==> flow/design.v <==
module Full_Timer (
    input logic clk_in,        
    input logic rst_in,        
    output logic done,         
    output logic [3:0] count_out  
);
    logic [15:0] t_signals;    
    logic [3:0] time_counter;  
    logic reset_signal;        
    genvar index;
    generate
        for (index = 0; index < 16; index = index + 1) begin : timer_blocks
            Timer timer_inst (
                .clk_in(clk_in),
                .rst_in(reset_signal),    
                .pulse_out(t_signals[index])   
            );
        end
    endgenerate
    always_ff @(posedge clk_in or posedge rst_in) begin
        if (rst_in) begin
            time_counter <= 0;
            reset_signal <= 1;  
        end else begin
            if (|t_signals) begin
                time_counter <= time_counter + 1;
            end
            if (time_counter == 16) begin
                time_counter <= 0;
                reset_signal <= 1;   
            end else begin
                reset_signal <= 0;   
            end
        end
    end
    assign count_out = time_counter;
	 assign done = (count_out == 4'd15);
endmodule
module Timer (
    input logic clk_in, rst_in,   
    output logic pulse_out        
);
    logic [26:0] cycle_counter;   
    always_ff @(posedge clk_in or posedge rst_in) begin
        if (rst_in) begin
            cycle_counter <= 0;
            pulse_out <= 0;       
        end else begin
            if (cycle_counter == 50000000 - 1) begin
                cycle_counter <= 0;   
                pulse_out <= 1;       
            end else begin
                cycle_counter <= cycle_counter + 1;   
                pulse_out <= 0;   
            end
        end
    end
endmodule
Reports on Full_Timer
What the tools print for Full_Timer, step after step.
Line numbers count from 1 in the design file above.
Operators: Yosys type, input widths -> output width; for muxes data width and select width s.
Library cell names are shortened.
Not given: -

design
  top = Full_Timer
  clock input = clk_in
  cell library = sky130hd
  timing corner = tt_025C_1v80

Word level
Source: Yosys, flattened and elaborated, memories not mapped. Widths are those after wreduce; folded enables and synchronous resets count as part of the registers. Registers that Yosys merges into a memory's read port (data or address) are not register bits. Print and check cells do not count. Equal cells are merged and count once.

cells by class
  reduce/logical cells = 1
  muxes and demuxes = 32
  equality and inequality tests = 17
  $add $sub $neg = 17

operator list
  operator               count
  $add 27x1->27 const B  16
  $eq 27x26->1 const B   16
  $mux 27                16
  $reduce_or 16->1       1
  $mux 1                 16
  $add 4x1->4 const B    1
  $eq 4x4->1 const B     1

bit counts
  word-level cells = 101
  input bits = 2
  output and inout port bits = 5
  register bits = 453

Logic depth
Depth = most cells in a row (Yosys ltp): at word level without a register or memory, in the mapped netlist without a sequential cell, where the memories' decode and read muxes count.

depth
  word-level depth = 2
  ABC_AREA = 1
  mapped depth = 9

Mapped cells and area
Source: synth_stat.txt of the flow (Yosys; design flattened, memories mapped). It holds for the ABC_AREA given above (unset counts as 0); a run with the other value may have another netlist.

synthesis totals
  mapped cells = 3525
  cell area after synthesis = 25364.3 um^2
  buffers = 0
  sequential part of the area = 11337.1 um^2
  mapped flip-flops = 453

cells by type
  type      count  area in all (um^2)
  dfrtp_1   452    1.13E+04
  nand2_1   926    3.48E+03
  nor2_1    889    3336.95
  inv_1     446    1.67E+03
  xor2_1    149    1.31E+03
  nand3_1   235    1.18E+03
  nor2_4    52     585.562
  a21oi_1   108    540.518
  nor2_2    60     375.36
  xnor2_1   42     367.853
  ha_1      17     212.704
  nand2_2   31     193.936
  nand4_1   22     137.632
  nand3_2   13     130.125
  nand3b_1  17     127.622
  o21bai_1  14     105.101
  and2_1    15     93.84
  o22ai_1   9      56.304

Other cell types: 9; their cells: 28.

Path before layout
Path of least setup slack by OpenSTA after synthesis, without wires, with an ideal clock, recovery checks aside; 20% of the period is set as input and as output delay. Where synthesis merged equal registers, the netlist keeps one of their names.

timing path after synthesis
  kind = register to register
  start = register timer_blocks[13].timer_inst.cycle_counter[0]
  end = register timer_blocks[13].timer_inst.cycle_counter[20]
  arrival time = 1250 ps
  path delay = 1369 ps
  time at the first pin = 0 ps
  path slack = 531 ps
  library setup time = 119 ps
  period = 1900 ps
  driving pins on the path = 9
  path buffers = 0
  synthesis period reached = 1369 ps

"path delay" is the arrival time less input delay plus setup time.
"driving pins on the path": output pins that drive a net of the path, with the launching flip-flop's if there is one; two outputs of one cell count as two.
"synthesis period reached" is the clock period less the worst setup slack; recovery checks do not enter. This is arithmetic on one report: input and output delays are still those of the set period (20% each).
The rows between start and end are the longest chain of elaborated cells between them; the timing report does not say that the signal goes this way. Where chains are equally long, one stands for them.
Each line given opens the expression or statement behind the cell; cells for indexed reads and writes are added by Yosys, which also makes memories of some case tables.
A register here has more assigning lines than the two given.

on the way, after synthesis
  cells stage by stage = dfrtp_1 > ha_1 > nand2_1 > nor2_4 > nand2_1 > nor2_4 > nand3_1 > nand2_1 > nor2_1
  length of the longest elaborated chain = 2
  elaborated cells on any way between the ends = 3

RTL lines, path after synthesis
  element        line  source
  from (decl)    43    logic [26:0] cycle_counter;
  from (assign)  46    cycle_counter <= 0;
  from (assign)  53    cycle_counter <= cycle_counter + 1;
  $add 27x1->27  53
  $mux 27        49    if (cycle_counter == 50000000 - 1) begin
  to (assign)    50    cycle_counter <= 0;
  to (assign)    53
  to (decl)      43

Worst path after layout
Path of least setup slack in the final report of flow run A (OpenROAD, finished layout, wires in). Where an end is a register, its clock arrival counts in the times.
The path's times are printed in steps of 10 ps; the period is the one set.

timing path post-layout
  kind = register to output
  start = register time_counter[0]
  end = output done
  driving pins on the path = 5
  path slack = 80 ps
  period = 1840 ps
  time at the first pin = 550 ps
  arrival time = 1390 ps
  path buffers = 1
  external output delay = 370 ps

The rows between start and end are the longest chain of elaborated cells between them; the timing report does not say that the signal goes this way. Where chains are equally long, one stands for them.
A register here has more assigning lines than the two given.

on the way, post-layout
  cells stage by stage = dfrtp_1 > ha_2 > nand2_1 > nor2_1 > buf_2
  length of the longest elaborated chain = 1
  elaborated cells on any way between the ends = 1

RTL lines, path post-layout
  element        line  source
  from (decl)    8     logic [3:0] time_counter;
  from (assign)  22    time_counter <= 0;
  from (assign)  26    time_counter <= time_counter + 1;
  $eq 4x4->1     37    assign done = (count_out == 4'd15);
  to (decl)      4     output logic done,

==> results <==
Top module Full_Timer; platform sky130hd; tools Yosys and OpenROAD; 2 stored runs in no particular order. Input and output delays are each 20% of the period that was set; the output load is 0.01 pF.
"achieved clock period" = clock period - worst setup slack. The figure is calculated, with input and output delays left at 20% of the set period.
"time on the worst setup path": the worst setup path's part of the clock period (all of it between registers, 20% less for each end at a port) less its slack. A launch clock that arrives late makes it longer, a capture clock that arrives late makes it shorter.
By "total power of the final layout" is meant OpenSTA's value without simulated activity: inputs other than the clock are taken to toggle once in ten clock periods, and the tool carries that through the logic.
"time on the worst setup path" is given in steps of 10 ps.
Settings: . = not set for that run.

name                                      flow run A          flow run B
period_ns                                 1.84                1.79
CORE_UTILIZATION                          52                  40
SETUP_SLACK_MARGIN                        0.34                .
PLACE_DENSITY_LB_ADDON                    0.04                .
CORE_ASPECT_RATIO                         0.57                .
CORE_MARGIN                               3                   2
ABC_AREA                                  1                   .
CTS_CLUSTER_DIAMETER                      292                 .
CAP_MARGIN                                35                  20
SLEW_MARGIN                               15                  20
total die area (um^2)                     51569.6             54377.6
utilization after layout (%)              62.3                50.2
achieved clock period (ps)                1758                1838
setup total negative slack (ps)           0                   -302
total power of the final layout (W)       0.019583            0.02197
chip area after synthesis (Yosys) (um^2)  25364.3             21011.4
time on the worst setup path (ps)         1390                1840
critical path type                        register to output  register to register
standard-cell area after routing (um^2)   29677.2             25891.1
worst setup slack after layout (ps)       82                  -48
